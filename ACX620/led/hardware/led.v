==> flow/design.v <==
module key_filter(
	clk,
	rst_n,
	key,
	key_state_valid_go	 
);
	input clk;
	input rst_n;
	input key;
	output reg key_state_valid_go;
	reg [2:0] r_key_sync;
	always@(posedge clk) begin
		if(!rst_n) 
			r_key_sync <= 'd0;
		else 
			r_key_sync <= {r_key_sync[1:0],key};
	end
	assign w_key_pedge  = (r_key_sync[2:1]  == 2'b01);
	assign w_key_nedge  = (r_key_sync[2:1]  == 2'b10);
	localparam S_IDLE 		= 4'b0001;
	localparam S_FILTER0 	= 4'b0010;
	localparam S_DONE		 	= 4'b0100; 	
	localparam S_FILTER1 	= 4'b1000;
	reg [3:0] r_state;
	localparam TIMER_CNT_MAX = 20_000_000 / 20; 
	reg [19:0] r_timer_cnt;
	reg r_cnt_en;
	always@(posedge clk)
	begin
		if(!rst_n)
			r_timer_cnt <= 'd0;
		else if(r_cnt_en == 1'b1)
			r_timer_cnt <= r_timer_cnt + 1'b1;
		else
			r_timer_cnt <= 'd0;
	end
	always@(posedge clk) begin
		if(!rst_n) begin
			r_state <= S_IDLE;
			r_cnt_en <= 1'b0;
			key_state_valid_go <= 1'd0;
		end
		else begin
			case(r_state)
			S_IDLE: begin
				if(w_key_nedge == 1'b1) begin
					r_state <= S_FILTER0;
					r_cnt_en <= 1'b1;
				end
				else begin
					r_state <= S_IDLE;
					r_cnt_en <= 1'b0;
					key_state_valid_go <= 1'd0;
				end
			end
			S_FILTER0: begin
				if(w_key_pedge == 1'b1) begin
					r_state <= S_IDLE;
					r_cnt_en <= 1'b0;
				end
				else if(r_timer_cnt == TIMER_CNT_MAX - 1 && r_key_sync[2] == 1'b0) begin
					r_state <= S_DONE;
					r_cnt_en <= 1'b0;
				end
				else begin
					r_state <= S_FILTER0;
					r_cnt_en <= r_cnt_en;
				end
			end
			S_DONE: begin
				if(w_key_pedge == 1'b1) begin
					r_state <= S_FILTER1;
					r_cnt_en <= 1'd1;
				end
				else begin
					r_state <= S_DONE;
					r_cnt_en <= 1'b0;
				end
			end
			S_FILTER1: begin
				if(w_key_nedge == 1'b1) begin
					r_state <= S_DONE;
					r_cnt_en <= 1'b0;
				end
				else if(r_timer_cnt == TIMER_CNT_MAX - 1 && r_key_sync[2] == 1'b1) begin
					r_state <= S_IDLE;
					r_cnt_en <= 1'b0;
					key_state_valid_go <= 1'd1;
				end
				else begin
					r_state <= S_FILTER1;
					r_cnt_en <= r_cnt_en;
				end 
			end 
			default: begin
				r_state <= S_IDLE;
				r_cnt_en <= 1'b0;
			end 
			endcase
		end 
	end
endmodule
`timescale 1ns/1ns
module led(			
	clk,
	rst_n,
	key,
	led
);
	input clk;
	input rst_n;
	input [1:0] key;
	output reg [3:0] led;
	reg [31:0] r_led_cnt;
	localparam LED_CNT_MAX = 500_000_000/20;	 
	always@(posedge clk or negedge rst_n)
	begin
		if(!rst_n)
			r_led_cnt <= 'd0;
		else if(r_led_cnt == LED_CNT_MAX - 1)
			r_led_cnt <= 'd0;
		else
			r_led_cnt <= r_led_cnt + 1'd1;
	end
	wire [1:0] w_key_state_valid_go;
key_filter key_filter1(	 
	.clk(clk),
	.rst_n(rst_n),
	.key(key[0]),
	.key_state_valid_go(w_key_state_valid_go[0])	 
);	
key_filter key_filter2(	 
	.clk(clk),
	.rst_n(rst_n),
	.key(key[1]),
	.key_state_valid_go(w_key_state_valid_go[1])	 
);
	reg r_shift_en;
	always@(posedge clk)
	begin
		if(!rst_n)
			r_shift_en <= 1'd0;
		else if(w_key_state_valid_go[0] == 1'b1)	
			r_shift_en <= 1'd1;
		else if(w_key_state_valid_go[1] == 1'b1)
			r_shift_en <= 1'd0;
		else
			r_shift_en <= r_shift_en; 
	end
	always@(posedge clk or negedge rst_n)
	begin
		if(!rst_n)
			led <= 4'b1110;
		else if(r_shift_en) begin
			if(r_led_cnt == LED_CNT_MAX - 1)
				led <= {led[0],led[3:1]};
			else
				led <= led;
		end
		else begin
			if(r_led_cnt == LED_CNT_MAX - 1)
				led <= {led[2:0],led[3]};
			else
				led <= led;
		end
	end
endmodule
== Step by step through the tools: led ==
What the tools print for led, step after step.
Lines are those of the file above, counted from 1.
Operators: Yosys type, input widths -> output width; for muxes data width and select width s.
Library cell names are shortened.
The mark n/a stands for no value.
Set-up
  design top: led
  clock: clk
  standard-cell library: sky130hd
  corner: tt_025C_1v80

== Word level ==
Source: Yosys, flattened and elaborated, memories not mapped. Widths are those after wreduce. Registers that Yosys merges into a memory's read port (data or address) are not register bits. Print and check cells do not count. Equal cells are merged and count once.
Word-level totals
  RAM bits: 0
  word width x clocked read ports: 0
  ROM bits: 0
  memories kept: 0
  elaborated cells: 98
  input port bits: 4
  output and inout bits: 4
  bits in latches: 0
  bits in registers: 95
Operators by class
  order comparisons: 0
  reduce/logical cells: 13
  muxes and demuxes: 42
  multipliers: 0
  add/subtract/negate cells: 3
  bitwise logic cells: 2
  eq/ne operators: 25
  shift-type cells: 0
  div/mod/pow operators: 0
Operator list (count)
  $mux 4: 11
  $add 20x1->20 const B: 2
  $eq 20x20->1 const B: 2
  $add 32x1->32 const B: 1
  $eq 32x25->1 const B: 1
  $mux 32: 1
  $pmux 4 s4: 2
  $mux 1: 20
  $ne 3x1->1 const B: 4
  $ne 2x2->1 const B: 4
  $reduce_and 2->1: 4
  $eq 4x1->1 const B: 2
  $eq 4x2->1 const B: 2
  $eq 4x3->1 const B: 2
  $eq 4x4->1 const B: 2
  $reduce_and 4->1: 2
  $pmux 1 s4: 2
  $reduce_bool 2->1: 3
  $mux 3: 2
  $logic_and 1x1->1: 4
  $eq 2x1->1 const B: 2
  $ne 2x1->1 const B: 2
  $eq 2x2->1 const B: 2
  $pmux 1 s2: 2
  $mux 2: 2
  $not 1->1: 2

== Logic depth ==
Depth = most cells in a row (Yosys ltp): at word level without a register or memory, in the mapped netlist without a sequential cell, where the memories' decode and read muxes count.
Logic depth
  word-level depth: 5
  ABC_AREA: 1
  depth in mapped cells: 11
  mapped depth without buffers: 11

== Synthesis result ==
The flow's flattened synthesis, as Yosys stat reports it; memories are mapped. The netlist is that of the ABC_AREA named above (0 if unset); the other value can give another one.
Cell types
  dfxtp_1: count 59, area in all 1.18E+03 um2
  dfrtp_1: count 33, area in all 825.792 um2
  nand2_1: count 134, area in all 502.982 um2
  nor2_1: count 101, area in all 379.114 um2
  inv_1: count 92, area in all 345.331 um2
  xor2_1: count 25, area in all 218.96 um2
  a21oi_1: count 31, area in all 155.149 um2
  nor3_1: count 31, area in all 155.149 um2
  nand4_1: count 23, area in all 143.888 um2
  nand3_1: count 24, area in all 120.115 um2
  o21ai_0: count 19, area in all 95.091 um2
  dfstp_2: count 3, area in all 78.826 um2
  xnor2_1: count 8, area in all 70.067 um2
  mux2i_1: count 4, area in all 40.038 um2
  nor3_2: count 4, area in all 40.038 um2
  ha_1: count 3, area in all 37.536 um2
  o21a_1: count 5, area in all 37.536 um2
  nor3_4: count 2, area in all 32.531 um2
Other cell types: 18; their cells: 29.
Mapped netlist
  synthesis area: 4638.2 um2
  area of sequential cells: 2085.8 um2
  flip-flop cells: 95
  cell count: 630
  buffer cells: 7

== Timing after synthesis ==
OpenSTA on the mapped netlist: ideal clock, no wires. The path of least setup slack (recovery checks aside). Input and output delay are each 20% of the period. Register names are those of the netlist, which keeps one name where synthesis merged equal registers.
Path after synthesis
  path kind: reg2reg
  from: register r_led_cnt[0]
  to: register r_led_cnt[22]
  path buffers: 1
  clock period: 1.99 ns
  library setup time: 0.118 ns
  setup slack: 0.461 ns
  driving pins on the path: 10
  time at the first pin: 0.000 ns
  required time: 1.872 ns
  delay of the path: 1.528 ns
  arrival time: 1.410 ns
  synthesis period reached: 1.529 ns
"delay of the path" is the arrival time less input delay plus setup time.
"driving pins on the path": output pins that drive a net of the path, with the launching flip-flop's if there is one; two outputs of one cell count as two.
"synthesis period reached" = period - worst setup slack (recovery checks aside). The figure is calculated, with input and output delays left at 20% of the set period.
The rows between start and end are the longest chain of elaborated cells between them; the timing report does not say that the signal goes this way. Where chains are equally long, one stands for them.
A line is the first line of the expression or statement that the cell stems from. Yosys adds cells for indexed reads and writes and turns some case tables into memories.
At most two assigning lines are given for a register; there are more.
On the way, after synthesis
  cells stage by stage: dfrtp_1 > ha_1 > inv_1 > nor3_4 > nand2_1 > nor3_2 > nand2_2 > clkinv_2 > buf_6 > nor2_1
  cells in the longest elaborated chain: 2
  elaborated cells on any way between the ends: 3
  those cells by class: add/sub (1); eq/ne (1); mux (1)
Ends and longest elaborated chain, after synthesis
  start, declared: line 114  | reg [31:0] r_led_cnt;
  start, assigned: line 119  | r_led_cnt <= 'd0;
  start, assigned: line 123  | r_led_cnt <= r_led_cnt + 1'd1;
  $add 32x1->32: line 123
  $mux 32: line 120  | else if(r_led_cnt == LED_CNT_MAX - 1)
  end, assigned: line 119
  end, assigned: line 123
  end, declared: line 114

== Worst path after layout ==
Path of least setup slack in the final report of flow run A (OpenROAD, finished layout, wires in). Where an end is a register, its clock arrival counts in the times.
Path after layout
  path kind: reg2out
  from: register led[2]
  to: output led[2]
  clock period: 3.91 ns
  path buffers: 1
  setup slack: 1.69 ns
  driving pins on the path: 2
  required time: 3.13 ns
  time at the first pin: 0.34 ns
  external output delay: 0.78 ns
  arrival time: 1.44 ns
At most two assigning lines are given for a register; there are more.
On the way, after layout
  cells stage by stage: dfstp_2 > clkdlybuf4s50_1
  cells in the longest elaborated chain: 0
  elaborated cells on any way between the ends: 0
  RTL lines with such cells: 0
Ends and longest elaborated chain, after layout
  start, declared: line 113  | output reg [3:0] led;
  start, assigned: line 156  | led <= {led[0],led[3:1]};
  start, assigned: line 158  | led <= led;
  end, declared: line 113

# Flow runs of led

2 stored runs of led in the flow (synthesis by Yosys, layout by OpenROAD, sky130hd cells), in arbitrary order. Constraints: input delay and output delay 20% of the set period each, output load 0.01 pF.
By "achieved clock period (ns)" is meant the clock period of the run minus its worst setup slack. This is arithmetic on one report: input and output delays are still those of the set period (20% each).
"worst setup path time (ns)" = time allowed to the worst setup path (clock period - input delay - output delay, where it has them) - its slack; a late launch clock adds to it, a late capture clock takes from it.
"finish__power__total" is the tool's figure for a default switching activity; nothing was simulated.

Flow files of flow run A
==> flow/run.sh <==
#!/bin/bash
# the make line also repeats the synthesis and layout settings of config.mk as NAME=value (left out here)
make -C /OpenROAD-flow-scripts/flow DESIGN_CONFIG=/design/flow/config.mk WORK_HOME=/design/flow/orfs CLKGATE_MAP_FILE= finish
==> flow/config.mk <==
export PLATFORM = sky130hd
export DESIGN_NAME = led
export DESIGN_NICKNAME = led
export VERILOG_FILES = /design/flow/design.v
export SDC_FILE = /design/flow/constraint.sdc
export NUM_CORES = 4
export LEC_CHECK = 0
export ABC_AREA = 1
export CAP_MARGIN = 20
export CELL_PAD_IN_SITES_DETAIL_PLACEMENT = 1
export CORE_ASPECT_RATIO = 1.34
export CORE_MARGIN = 3
export CORE_UTILIZATION = 48
export GPL_ROUTABILITY_DRIVEN = 0
export GPL_TIMING_DRIVEN = 1
export MAX_ROUTING_LAYER = met4
export MIN_ROUTING_LAYER = met1
export PLACE_DENSITY_LB_ADDON = 0.03
export SETUP_SLACK_MARGIN = 0.79
export SLEW_MARGIN = 40
==> flow/constraint.sdc <==
create_clock -name core_clock -period 3.91 [get_ports {clk}]
set_input_delay 0.7820 -clock core_clock [delete_from_list [all_inputs] [get_ports {clk}]]
set_output_delay 0.7820 -clock core_clock [all_outputs]
set_load 0.01 [all_outputs]

report of flow run A
yosys chip area after synthesis (um^2): 4638.2
finish__design__die__area: 10891.3
finish__design__instance__area__stdcell: 5114.9
finish__design__instance__utilization: 0.5554
finish__timing__setup__ws: 1.692
finish__timing__setup__tns: 0.000
finish__timing__hold__ws: 0.417
finish__power__total: 1.857e-03
achieved clock period (ns): 2.218
worst setup path time (ns): 1.44
worst setup path kind: reg2out

Flow files of flow run B
==> flow/run.sh <==
#!/bin/bash
# the make line also repeats the synthesis and layout settings of config.mk as NAME=value (left out here)
make -C /OpenROAD-flow-scripts/flow DESIGN_CONFIG=/design/flow/config.mk WORK_HOME=/design/flow/orfs CLKGATE_MAP_FILE= finish
==> flow/config.mk <==
export PLATFORM = sky130hd
export DESIGN_NAME = led
export DESIGN_NICKNAME = led
export VERILOG_FILES = /design/flow/design.v
export SDC_FILE = /design/flow/constraint.sdc
export NUM_CORES = 4
export LEC_CHECK = 0
export ABC_AREA = 1
export CAP_MARGIN = 20
export CORE_MARGIN = 2
export CORE_UTILIZATION = 33
export CTS_CLUSTER_SIZE = 59
export MAX_ROUTING_LAYER = met5
export PLACE_DENSITY = 0.68
export SETUP_SLACK_MARGIN = 0.46
export SLEW_MARGIN = 0
export TNS_END_PERCENT = 20
==> flow/constraint.sdc <==
create_clock -name core_clock -period 2.56 [get_ports {clk}]
set_input_delay 0.5120 -clock core_clock [delete_from_list [all_inputs] [get_ports {clk}]]
set_output_delay 0.5120 -clock core_clock [all_outputs]
set_load 0.01 [all_outputs]

report of flow run B
yosys chip area after synthesis (um^2): 4638.2
finish__design__die__area: 15019.7
finish__design__instance__area__stdcell: 5178.7
finish__design__instance__utilization: 0.3745
finish__timing__setup__ws: 0.607
finish__timing__setup__tns: 0.000
finish__timing__hold__ws: 0.381
finish__power__total: 2.786e-03
achieved clock period (ns): 1.953
worst setup path time (ns): 1.44
worst setup path kind: reg2out
