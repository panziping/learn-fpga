==> flow/design.v <==
module hc595_driver(
	clk,
	rst_n,
	seg_data,
	seg_data_valid_go,
	seg_sclk,
	seg_rclk,
	seg_dio
);
	input clk;
	input rst_n;
	input [15:0] seg_data;
	input seg_data_valid_go;
	output reg seg_sclk;
	output reg seg_rclk;
	output reg seg_dio;
	reg [15:0] r_seg_data;
	always@(posedge clk or negedge rst_n) begin
		if(!rst_n)
			r_seg_data <= 'd0;
		else if(seg_data_valid_go == 1'b1)
			r_seg_data <= seg_data;
		else
			r_seg_data <= r_seg_data;
	end
	localparam DIV_CNT_MAX = 4;			 
	reg [2:0] r_div_cnt;
	always@(posedge clk or negedge rst_n) begin
		if(!rst_n)
			r_div_cnt <= 'd0;
		else if(r_div_cnt == DIV_CNT_MAX -1)
			r_div_cnt <= 'd0;
		else	
			r_div_cnt <= r_div_cnt + 1'b1;
	end
	wire w_sclk_pluse;	 
	assign w_sclk_pluse = (r_div_cnt == DIV_CNT_MAX -1) ? 1'b1 :1'b0;
	reg [4:0] r_sclk_edge_cnt;	 
	always@(posedge clk or negedge rst_n) begin
		if(!rst_n)
			r_sclk_edge_cnt <= 'd0;
		else if(w_sclk_pluse == 1'b1)
			if(r_sclk_edge_cnt == 5'd31)
				r_sclk_edge_cnt <= 'd0;
			else
				r_sclk_edge_cnt <= r_sclk_edge_cnt + 1'd1;
		else
			r_sclk_edge_cnt <= r_sclk_edge_cnt;
	end
	always@(posedge clk or negedge rst_n) begin
		if(!rst_n) begin
			seg_sclk <= 1'd0;
			seg_rclk <= 1'd0;
			seg_dio <= 1'd0;
		end
		else begin
			case(r_sclk_edge_cnt)
				5'd0 : begin seg_sclk = 1'b0; seg_rclk = 1'b1; seg_dio = r_seg_data[15]; end  
				5'd1 : begin seg_sclk = 1'b1; seg_rclk = 1'b0;  								 end 
				5'd2 : begin seg_sclk = 1'b0;				        seg_dio = r_seg_data[14]; end  
				5'd3 : begin seg_sclk = 1'b1;								   						 end
				5'd4 : begin seg_sclk = 1'b0;				        seg_dio = r_seg_data[13]; end  
				5'd5 : begin seg_sclk = 1'b1;														    end
				5'd6 : begin seg_sclk = 1'b0;				        seg_dio = r_seg_data[12]; end  
				5'd7 : begin seg_sclk = 1'b1;														    end
				5'd8 : begin seg_sclk = 1'b0;				        seg_dio = r_seg_data[11]; end  
				5'd9 : begin seg_sclk = 1'b1;														    end
				5'd10: begin seg_sclk = 1'b0;				        seg_dio = r_seg_data[10]; end  
				5'd11: begin seg_sclk = 1'b1;														    end
				5'd12: begin seg_sclk = 1'b0;				        seg_dio = r_seg_data[9];  end  
				5'd13: begin seg_sclk = 1'b1;					    									 end
				5'd14: begin seg_sclk = 1'b0;				        seg_dio = r_seg_data[8];  end  
				5'd15: begin seg_sclk = 1'b1;					    									 end
				5'd16: begin seg_sclk = 1'b0;				        seg_dio = r_seg_data[7];  end  
				5'd17: begin seg_sclk = 1'b1;					    									 end
				5'd18: begin seg_sclk = 1'b0;				        seg_dio = r_seg_data[6];  end  
				5'd19: begin seg_sclk = 1'b1;					    									 end
				5'd20: begin seg_sclk = 1'b0;				        seg_dio = r_seg_data[5];  end  
				5'd21: begin seg_sclk = 1'b1;					    									 end
				5'd22: begin seg_sclk = 1'b0;				        seg_dio = r_seg_data[4];  end  
				5'd23: begin seg_sclk = 1'b1;					    									 end
				5'd24: begin seg_sclk = 1'b0;				        seg_dio = r_seg_data[3];  end  
				5'd25: begin seg_sclk = 1'b1;					    									 end
				5'd26: begin seg_sclk = 1'b0;				        seg_dio = r_seg_data[2];  end  
				5'd27: begin seg_sclk = 1'b1;					    									 end
				5'd28: begin seg_sclk = 1'b0;				        seg_dio = r_seg_data[1];  end  
				5'd29: begin seg_sclk = 1'b1;					    									 end
				5'd30: begin seg_sclk = 1'b0;				        seg_dio = r_seg_data[0];  end  
				5'd31: begin seg_sclk = 1'b1;					    									 end
				default:;
			endcase
		end
	end
endmodule 
module seg_disp(
	clk,
	rst_n,
	disp_en,
	disp_data,
	disp_data_valid_go,
	seg_data,
	seg_data_valid_go
);
	input clk;
	input rst_n;
	input disp_en;
	input [31:0] disp_data;
	input disp_data_valid_go;
	output reg [14:0] seg_data;
	output reg seg_data_valid_go;
	reg [31:0] r_disp_data;
	always@(posedge clk or negedge rst_n) begin
		if(!rst_n)
			r_disp_data <= 'd0;
		else if(disp_data_valid_go == 1'b1) 
			r_disp_data <= disp_data;
		else
			r_disp_data <= r_disp_data;
	end
	localparam REFRESH_CNT_MAX = 50_000_000 / 1000;
	reg [$clog2(REFRESH_CNT_MAX)-1:0] r_refresh_cnt;
	always@(posedge clk or negedge rst_n) begin
		if(!rst_n)
			r_refresh_cnt <= 'd0;
		else if(disp_en == 1'b1) 
			if(r_refresh_cnt == REFRESH_CNT_MAX - 1)
				r_refresh_cnt <= 'd0;
			else
				r_refresh_cnt <= r_refresh_cnt + 1'd1;
		else
			r_refresh_cnt <= 'd0;
	end
	wire w_refresh_pluse;
	assign w_refresh_pluse = (r_refresh_cnt == REFRESH_CNT_MAX - 1) ? 1'b1:1'b0;
	reg [7:0] r_seg_sel;
	always@(posedge clk or negedge rst_n) begin
		if(!rst_n)
			r_seg_sel <= 8'b0000_0001;
		else if(w_refresh_pluse == 1'b1)
			r_seg_sel <= {r_seg_sel[6:0],r_seg_sel[7]};
		else
			r_seg_sel <= r_seg_sel;
	end
	reg [3:0] r_seg_disp;
	always@(*) begin
		case(r_seg_sel)
		8'b0000_0001 : r_seg_disp = r_disp_data[3:0];
		8'b0000_0010 : r_seg_disp = r_disp_data[7:4];
		8'b0000_0100 : r_seg_disp = r_disp_data[11:8];
		8'b0000_1000 : r_seg_disp = r_disp_data[15:12];
		8'b0001_0000 : r_seg_disp = r_disp_data[19:16];
		8'b0010_0000 : r_seg_disp = r_disp_data[23:20];
		8'b0100_0000 : r_seg_disp = r_disp_data[27:24];
		8'b1000_0000 : r_seg_disp = r_disp_data[31:28];		
		default:r_seg_disp = 4'b0000;
		endcase
	end
	reg [6:0] r_seg_code;
	always@(*) begin
		case(r_seg_disp)
			4'h0: r_seg_code = 7'b1000000;
			4'h1: r_seg_code = 7'b1111001;
			4'h2: r_seg_code = 7'b0100100;
			4'h3: r_seg_code = 7'b0110000;
			4'h4: r_seg_code = 7'b0011001;
			4'h5: r_seg_code = 7'b0010010;
			4'h6: r_seg_code = 7'b0000010;
			4'h7: r_seg_code = 7'b1111000;
			4'h8: r_seg_code = 7'b0000000;
			4'h9: r_seg_code = 7'b0010000;
			4'ha: r_seg_code = 7'b0001000;
			4'hb: r_seg_code = 7'b0000011;
			4'hc: r_seg_code = 7'b1000110;
			4'hd: r_seg_code = 7'b0100001;
			4'he: r_seg_code = 7'b0000110;
			4'hf: r_seg_code = 7'b0001110;
			default:;
		endcase
	end
	reg [1:0] r_refresh_pluse_sync;
	always@(posedge clk or negedge rst_n) begin
		if(!rst_n)
			r_refresh_pluse_sync <= 'd0;
		else 
			r_refresh_pluse_sync <= {r_refresh_pluse_sync[0],w_refresh_pluse};
	end
	always@(posedge clk or negedge rst_n) begin
		if(!rst_n) begin
			seg_data <= 'd0;
			seg_data_valid_go <= 1'd0;
		end
		else if(r_refresh_pluse_sync[1] == 1'b1) begin
			seg_data <= disp_en ? {r_seg_code,r_seg_sel} : 15'd0;
			seg_data_valid_go <= disp_en ? 1'b1 : 1'b0;
		end	
		else begin
			seg_data <= seg_data;
			seg_data_valid_go <= seg_data_valid_go;
		end
	end
endmodule
`timescale 1ns/1ns
module segment(
	i_clk,
	i_rst_n,
	o_seg_sclk,
	o_seg_rclk,
	o_seg_dio
);
	input i_clk;
	input i_rst_n;
	output o_seg_sclk;
	output o_seg_rclk;
	output o_seg_dio;
	wire  [31:0] disp_data;
	assign disp_data = 32'habcdef12;
	wire [15:0] seg_data;
	wire seg_data_valid_go;
seg_disp seg_disp(
	.clk(i_clk),
	.rst_n(i_rst_n),
	.disp_en(1'b1),
	.disp_data(disp_data),
	.disp_data_valid_go(1'b1),
	.seg_data(seg_data[14:0]),
	.seg_data_valid_go(seg_data_valid_go)
);
hc595_driver hc595_driver(
	.clk(i_clk),
	.rst_n(i_rst_n), 
	.seg_data({1'b1,seg_data[14:0]}),		 
	.seg_data_valid_go(seg_data_valid_go),
	.seg_sclk(o_seg_sclk),
	.seg_rclk(o_seg_rclk),
	.seg_dio(o_seg_dio)
);
endmodule
# Tool chain data of segment
# The steps from the RTL of segment to its reports follow in flow order.
# Lines are those of the file above, counted from 1.
# Library cell names are shortened.
# A cell with - has no value.
# inputs
top_module,segment
clk_port,i_clk
library,sky130hd
lib_corner,tt_025C_1v80

# Elaborated design
# Yosys after proc, flatten, opt, wreduce and memory -nomap, before mapping. Memory bits, and registers merged into a memory's read port (data or address), are not among the register bits. Print and check cells are not counted. Equal cells are merged and count once.
# Memory sizes are those after Yosys's memory passes, which may raise the word count (mostly to a power of two), join words into wider ones and drop unused or constant bits.
# classes
n_addsub,3
eq_ne,41
mux,9
n_reduce_logical,5
# ops
op,n
== test 5 bit (second input constant),16
== test 5 x 4 -> 1 bit (second input constant),8
OR reduction 16 bit,2
parallel mux 4 bit (select 8 bit),1
OR reduction 30 bit,1
== test 5 x 3 -> 1 bit (second input constant),4
adder 16 x 1 -> 16 bit (second input constant),1
== test 16 bit (second input constant),1
parallel mux 1 bit (select 16 bit),1
2-to-1 mux 16 bit,1
== test 5 x 2 -> 1 bit (second input constant),2
== test 8 x 1 -> 1 bit (second input constant),1
== test 8 x 2 -> 1 bit (second input constant),1
== test 8 x 3 -> 1 bit (second input constant),1
== test 8 x 4 -> 1 bit (second input constant),1
== test 8 x 5 -> 1 bit (second input constant),1
== test 8 x 6 -> 1 bit (second input constant),1
== test 8 x 7 -> 1 bit (second input constant),1
== test 8 bit (second input constant),1
adder 5 x 1 -> 5 bit (second input constant),1
== test 5 x 1 -> 1 bit (second input constant),1
zero test 5 bit,1
2-to-1 mux 5 bit,1
parallel mux 1 bit (select 2 bit),2
adder 3 x 1 -> 3 bit (second input constant),1
== test 3 x 2 -> 1 bit (second input constant),1
2-to-1 mux 3 bit,1
2-to-1 mux 1 bit,2
zero test 1 bit,1
# word_totals
romBits,112
output_inout_bits,3
ff_bits,70
n_memories,1
word_cells,71
clocked_rd_ports_x_width,7
in_bits,2
# memory_table
memory,size,width,read_ports,write_ports,line_no,rtl
(name not given),16,7,1,0,160,case(r_seg_disp)

# Depth
# Longest topological path by Yosys (ltp), each cell counted once; first at word level (registers and memories cut), then after technology mapping (sequential cells cut; the memories' decode and read muxes count).
# depth
depth_word,3
ABC_AREA,1
depth_mapped,13
ltp_nobuf,13

# Synthesis result
# The flow's flattened synthesis, as Yosys stat reports it; memories are mapped. The netlist is that of the ABC_AREA named above (0 if unset); the other value can give another one.
# The area totals of this step are shown rounded.
# types
cell,n
dfrtp_1,69
nand2_1,120
inv_1,56
ha_1,13
nor2_1,42
o21ai_0,31
nand3_1,28
o21ai_2,9
xor2_1,7
nor2_4,5
nand4_1,8
a21oi_1,9
nand2_2,7
nand2_4,3
dfstp_2,1
buf_2,4
nor3_1,4
inv_2,5
# Other cell types: 14; their cells: 23.
# mapped
area_um2,3600
ffs,70
buf_cells,9
seqArea_um2,1800
mapped_cells,444

# Path before layout
# Path of least setup slack by OpenSTA after synthesis, without wires, with an ideal clock, recovery checks aside; 20% of the period is set as input and as output delay. Where synthesis merged equal registers, the netlist keeps one of their names.
# synth_path
kind,reg-to-reg
start,reg seg_disp.r_seg_sel[0]
end,reg seg_disp.seg_data[13]
setup_time_ps,119
launch_ps,0
t_arrival_ps,1600
delay_ps,1719
tclk_ps,2440
setup_slack_ps,722
stages,13
period_less_setup_slack_ps,1718
# "delay_ps" is the arrival time less input delay plus setup time.
# "stages": output pins that drive a net of the path, with the launching flip-flop's if there is one; two outputs of one cell count as two.
# "period_less_setup_slack_ps" is the clock period less the worst setup slack; recovery checks do not enter. This is arithmetic on one report: input and output delays are still those of the set period (20% each).
# The rows between start and end are the longest chain of elaborated cells between them; the timing report does not say that the signal goes this way. Where chains are equally long, one stands for them.
# A line is the first line of the expression or statement that the cell stems from. Yosys adds cells for indexed reads and writes and turns some case tables into memories.
# At most two assigning lines are given for a register; there are more.
# synth_via
path_cell_list,dfstp_2 -> inv_2 -> nand2_1 -> nor2_1 -> nand3_1 -> nand2_1 -> nor2_1 -> inv_1 -> ha_1 -> nand3_1 -> nand2_1 -> o21ai_1 -> nand2_1
elab_chain_cells,2
# synth_rtl
item,line_no,rtl
"start, declared",135,reg [7:0] r_seg_sel;
"start, assigned",140,"r_seg_sel <= {r_seg_sel[6:0],r_seg_sel[7]};"
"start, assigned",142,r_seg_sel <= r_seg_sel;
== test 8 bit,146,case(r_seg_sel)
parallel mux 4 bit (select 8 bit),146,
"end, declared",109,output reg [14:0] seg_data;

# Path in the finished layout
# From the final timing report of flow run A: the path of least setup slack in the routed layout; clock arrival at registers is part of the times.
# The path's times are printed in steps of 10 ps; the period is the one set.
# layout_path
kind,reg-to-reg
start,reg seg_disp.r_seg_sel[6]
end,reg seg_disp.seg_data[8]
tclk_ps,4180
t_arrival_ps,2330
launch_ps,330
setup_slack_ps,2060
stages,13
setup_time_ps,120
# The rows between start and end are the longest chain of elaborated cells between them; the timing report does not say that the signal goes this way. Where chains are equally long, one stands for them.
# At most two assigning lines are given for a register; there are more.
# layout_via
path_cell_list,dfrtp_1 -> nor2_1 -> nand2_1 -> inv_2 -> nand3_1 -> nand2_1 -> nor2_1 -> inv_1 -> ha_1 -> nand3_1 -> nand2_1 -> nand2_1 -> nand3_1
elab_chain_cells,2
# layout_rtl
item,line_no,rtl
"start, declared",135,reg [7:0] r_seg_sel;
"start, assigned",140,"r_seg_sel <= {r_seg_sel[6:0],r_seg_sel[7]};"
"start, assigned",142,r_seg_sel <= r_seg_sel;
== test 8 bit,146,case(r_seg_sel)
parallel mux 4 bit (select 8 bit),146,
"end, declared",109,output reg [14:0] seg_data;

Ticket comment

Design segment on sky130hd. What follows are 2 stored runs of the flow, each under its own settings; their order means nothing. The constraints put input and output delay at 20% of the set period each and load the outputs with 0.01 pF.
"achievedPeriod_ps" means the clock period less the worst setup slack. The figure is calculated, with input and output delays left at 20% of the set period.
"worst_path_allowed_less_slack_ps": the worst setup path's part of the clock period (all of it between registers, 20% less for each end at a port) less its slack. A launch clock that arrives late makes it longer, a capture clock that arrives late makes it shorter.
"power_w" rests on the timing tool's default activity at the inputs, not on a simulated workload.
"worst_path_allowed_less_slack_ps" is given in steps of 10 ps.
Results are given in rounded form.

Flow run A, flow files:
==> flow/run.sh <==
#!/bin/bash
# the make line also repeats the synthesis and layout settings of config.mk as NAME=value (left out here)
make -C /OpenROAD-flow-scripts/flow DESIGN_CONFIG=/design/flow/config.mk WORK_HOME=/design/flow/orfs CLKGATE_MAP_FILE= finish
==> flow/config.mk <==
export PLATFORM = sky130hd
export DESIGN_NAME = segment
export DESIGN_NICKNAME = segment
export VERILOG_FILES = /design/flow/design.v
export SDC_FILE = /design/flow/constraint.sdc
export NUM_CORES = 4
export LEC_CHECK = 0
export ABC_AREA = 1
export CAP_MARGIN = 20
export CORE_ASPECT_RATIO = 0.54
export CORE_MARGIN = 2
export CORE_UTILIZATION = 19
export CTS_CLUSTER_SIZE = 31
export GPL_TIMING_DRIVEN = 0
export MAX_ROUTING_LAYER = met5
export MIN_ROUTING_LAYER = met1
export SETUP_SLACK_MARGIN = -0.4
export SLEW_MARGIN = 20
==> flow/constraint.sdc <==
create_clock -name core_clock -period 4.18 [get_ports {i_clk}]
set_input_delay 0.8360 -clock core_clock [delete_from_list [all_inputs] [get_ports {i_clk}]]
set_output_delay 0.8360 -clock core_clock [all_outputs]
set_load 0.01 [all_outputs]

==> results of flow run A, as CSV <==
result,value
achievedPeriod_ps,2115
worst_path_allowed_less_slack_ps,2120
worstPathKind,"reg-to-reg"
synth_chip_area_um2,3600
design_die_area_um2,20000
timing.setup.ws_ps,2100
power_w,0.0014
utilization_frac,0.23
tns_ps,0
layout_stdcell_area_um2,4300

Flow run B, flow files:
==> flow/run.sh <==
#!/bin/bash
# the make line also repeats the synthesis and layout settings of config.mk as NAME=value (left out here)
make -C /OpenROAD-flow-scripts/flow DESIGN_CONFIG=/design/flow/config.mk WORK_HOME=/design/flow/orfs CLKGATE_MAP_FILE= finish
==> flow/config.mk <==
export PLATFORM = sky130hd
export DESIGN_NAME = segment
export DESIGN_NICKNAME = segment
export VERILOG_FILES = /design/flow/design.v
export SDC_FILE = /design/flow/constraint.sdc
export NUM_CORES = 4
export LEC_CHECK = 0
export CAP_MARGIN = 20
export CORE_MARGIN = 2
export CORE_UTILIZATION = 40
export SLEW_MARGIN = 20
==> flow/constraint.sdc <==
create_clock -name core_clock -period 2.42 [get_ports {i_clk}]
set_input_delay 0.4840 -clock core_clock [delete_from_list [all_inputs] [get_ports {i_clk}]]
set_output_delay 0.4840 -clock core_clock [all_outputs]
set_load 0.01 [all_outputs]

==> results of flow run B, as CSV <==
result,value
achievedPeriod_ps,2213
synth_chip_area_um2,3400
utilization_frac,0.46
layout_stdcell_area_um2,3800
power_w,0.0022
design_die_area_um2,9300
timing.setup.ws_ps,210
tns_ps,0
worst_path_allowed_less_slack_ps,2210
worstPathKind,"reg-to-reg"
